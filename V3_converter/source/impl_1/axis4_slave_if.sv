==> flow/design.v <==
module axi4s_slave_if #(parameter DATA_WIDTH = 48)
	(
		input  logic         			axi4s_sclk_i,
		input  logic        		 		axi4s_rstn_i,
		input  logic       				axi4s_svalid_i,
		output logic         			axi4s_sready_o,
		input  logic [DATA_WIDTH-1:0]  	axi4s_sdata_i,
		output logic [DATA_WIDTH-1:0]  	axi4s_sdata_o		
	);
	typedef enum logic { IDLE, START } state;  
	state state_s, next_state_s;
	logic  axi4s_handshake;  
	logic  axi4s_sready;
	assign axi4s_handshake  = axi4s_svalid_i & axi4s_sready_o;
	assign axi4s_sready     = (state_s == START) ? 1'b1 : 1'b0;  
	assign axi4s_sready_o   = axi4s_sready;
	always_ff @(posedge axi4s_sclk_i, negedge axi4s_rstn_i) begin : sample_data 
		if(~axi4s_rstn_i) begin
			axi4s_sdata_o <= 'h0;
		end else begin
			if(axi4s_handshake) begin
				axi4s_sdata_o <= axi4s_sdata_i;
				end else
					axi4s_sdata_o <= 'h0;
			end
	end
	always_comb begin : state_logic
		  next_state_s = IDLE;
		  case(state_s)
			IDLE:  next_state_s = START;
			START: next_state_s = START;
		  endcase
	end
	always_ff @(posedge axi4s_sclk_i, negedge axi4s_rstn_i) begin : set_machine_state
		if (~axi4s_rstn_i) begin
			state_s <= IDLE;
		end else begin
			state_s <= next_state_s;
		end
	end
endmodule
**Step by step through the tools: axi4s_slave_if**

Tool output for the design above, in the order of the flow.
Lines are those of the file above, counted from 1.
Library cell names are shortened.
The mark -- stands for no value.

- Design top: axi4s_slave_if
- Clock: axi4s_sclk_i
- Standard-cell library: sky130hd
- Library corner: tt_025C_1v80

**Word-level counts**

Yosys after proc, flatten, opt, wreduce and memory -nomap, before mapping. Enables and synchronous resets that opt folds into registers are not counted as muxes. Memory bits, and registers merged into a memory's read port (data or address), are not among the register bits. Print and check cells are not counted. Equal cells are merged and count once.

- Register bits: 49
- Bits of input ports: 51
- Output and inout port bits: 49

- Multiplexer cells: 2
- Bitwise logic cells: 1

Operators with widths:

| operator | count |
|---|---|
| 2-to-1 mux 48 bit | 1 |
| AND 1 bit | 1 |
| 2-to-1 mux 1 bit | 1 |

**Longest topological paths**

Yosys ltp: most cells in a row. Word level: on the elaborated netlist, between registers, memories and ports. Mapped: between sequential cells and ports; inverters and the memories' decode and read muxes count.

- Word-level depth: 3
- ABC_AREA: 1
- Mapped depth: 4
- Mapped depth without buffers: 2

**Synthesis result**

Source: synth_stat.txt of the flow (Yosys; design flattened, memories mapped). It holds for the ABC_AREA given above (unset counts as 0); a run with the other value may have another netlist.

Cell types:

| cell type | count |
|---|---|
| dfrtp_1 | 49 |
| nor2_4 | 20 |
| inv_1 | 48 |
| nor2_1 | 28 |
| buf_12 | 2 |
| buf_6 | 1 |
| buf_2 | 2 |
| conb_1 | 1 |
| nand2_1 | 1 |

- Cells in the netlist: 152
- Mapped area: 1805.5 sq um
- Area of sequential cells: 1226.2 sq um
- Flip-flops: 49

**Worst setup path after synthesis**

OpenSTA on the mapped netlist: ideal clock, no wires. The path of least setup slack (recovery checks aside). Input and output delay are each 20% of the period. Register names are those of the netlist, which keeps one name where synthesis merged equal registers.

- Kind: register to register
- Start: register state_s
- End: register axi4s_sdata_o[26]
- Period: 1250 ps
- Data arrival time: 843 ps
- Required time: 1134 ps
- Path slack: 292 ps
- Path delay: 959 ps
- Driving pins on the path: 5
- Synthesis period reached: 958 ps

"path delay" = arrival - input delay + setup time.
"driving pins on the path": output pins that drive a net of the path, with the launching flip-flop's if there is one; two outputs of one cell count as two.
"synthesis period reached" is the clock period less the worst setup slack; recovery checks do not enter. This is arithmetic on one report: input and output delays are still those of the set period (20% each).
The rows between start and end are the longest chain of elaborated cells between them; the timing report does not say that the signal goes this way. Where chains are equally long, one stands for them.
A line is the first line of the expression or statement that the cell stems from. Yosys adds cells for indexed reads and writes and turns some case tables into memories.
A register here has more assigning lines than the two given.

- Path through: dfrtp_1 -> nand2_1 -> buf_6 -> buf_12 -> nor2_4
- Cells in the longest elaborated chain: 3
- Elaborated cells between the ends (all ways): 3
- Those cells by class: mux: 2; logic: 1

Ends and longest elaborated chain, post-synthesis:

| item | line | RTL |
|---|---|---|
| start, declared | 11 | `state state_s, next_state_s;` |
| start, assigned | 36 | `state_s <= IDLE;` |
| start, assigned | 38 | `state_s <= next_state_s;` |
| 2-to-1 mux 1 bit | 15 | `assign axi4s_sready = (state_s == START) ? 1'b1 : 1'b0;` |
| AND 1 bit | 14 | `assign axi4s_handshake = axi4s_svalid_i & axi4s_sready_o;` |
| 2-to-1 mux 48 bit | 21 | `if(axi4s_handshake) begin` |
| end, assigned | 19 | `axi4s_sdata_o <= 'h0;` |
| end, assigned | 22 | `axi4s_sdata_o <= axi4s_sdata_i;` |
| end, declared | 8 | `output logic [DATA_WIDTH-1:0] axi4s_sdata_o` |

**Timing after layout**

From the final timing report of stored run 1: the path of least setup slack in the routed layout; clock arrival at registers is part of the times.
The path's times are printed in steps of 10 ps; the period is the one set.

- Kind: register to output
- Start: register state_s
- End: output axi4s_sready_o
- Period: 1070 ps
- Data arrival time: 830 ps
- Required time: 860 ps
- Path slack: 30 ps
- Driving pins on the path: 2

The rows between start and end are the longest chain of elaborated cells between them; the timing report does not say that the signal goes this way. Where chains are equally long, one stands for them.

- Path through: dfrtp_1 -> buf_2
- Cells in the longest elaborated chain: 1
- Elaborated cells between the ends (all ways): 1
- Those cells by class: mux: 1

Ends and longest elaborated chain, post-layout:

| item | line | RTL |
|---|---|---|
| start, declared | 11 | `state state_s, next_state_s;` |
| start, assigned | 36 | `state_s <= IDLE;` |
| start, assigned | 38 | `state_s <= next_state_s;` |
| 2-to-1 mux 1 bit | 15 | `assign axi4s_sready = (state_s == START) ? 1'b1 : 1'b0;` |
| end, declared | 6 | `output logic axi4s_sready_o,` |

==> runs of axi4s_slave_if <==
2 stored runs of axi4s_slave_if in the flow (synthesis by Yosys, layout by OpenROAD, sky130hd cells), in arbitrary order. Constraints: input delay and output delay 20% of the set period each, output load 0.01 pF.
"period reached" is the run's clock period less its worst setup slack. It is reckoned from that one timing run; input and output delays stay at 20% of the period that was set.
"critical setup path time" means the part of the period allowed to the worst setup path (the constraints hold back 20% at inputs and 20% at outputs) less its slack; where the path has registers, the arrival times of their clocks count too.
"total design power" is the tool's figure for a default switching activity; nothing was simulated.
"critical setup path time" is given in steps of 10 ps.

### Stored run 1

Settings: `period_ns=1.07`, `CORE_UTILIZATION=40`, `SETUP_SLACK_MARGIN=0.15`, `PLACE_DENSITY=0.39`, `ABC_AREA=1`, `GPL_TIMING_DRIVEN=1`, `GPL_ROUTABILITY_DRIVEN=0`, `CTS_CLUSTER_SIZE=22`, `SLEW_MARGIN=15`, `MIN_ROUTING_LAYER=met2`, `MAX_ROUTING_LAYER=met5`, `CAP_MARGIN=20`, `CORE_MARGIN=2`

- Final utilization: 0.677
- Chip area after synthesis (Yosys): 1805.5 sq um
- Period reached: 1042 ps
- Total design power: 3.588 mW
- Setup slack of the worst path: 28 ps
- Die footprint: 5067.3 sq um
- Critical setup path time: 830 ps
- Worst path kind: register to output
- Area of the standard cells in the finished layout: 2946.6 sq um

### Stored run 2

Settings: `period_ns=0.637`, `CAP_MARGIN=20`, `CORE_MARGIN=2`, `CORE_UTILIZATION=40`, `SLEW_MARGIN=20`

- Final utilization: 0.658
- Chip area after synthesis (Yosys): 1614.0 sq um
- Period reached: 941 ps
- Total design power: 5.916 mW
- Setup slack of the worst path: -304 ps
- Die footprint: 4558.9 sq um
- Critical setup path time: 940 ps
- Worst path kind: register to register
- Area of the standard cells in the finished layout: 2592.5 sq um
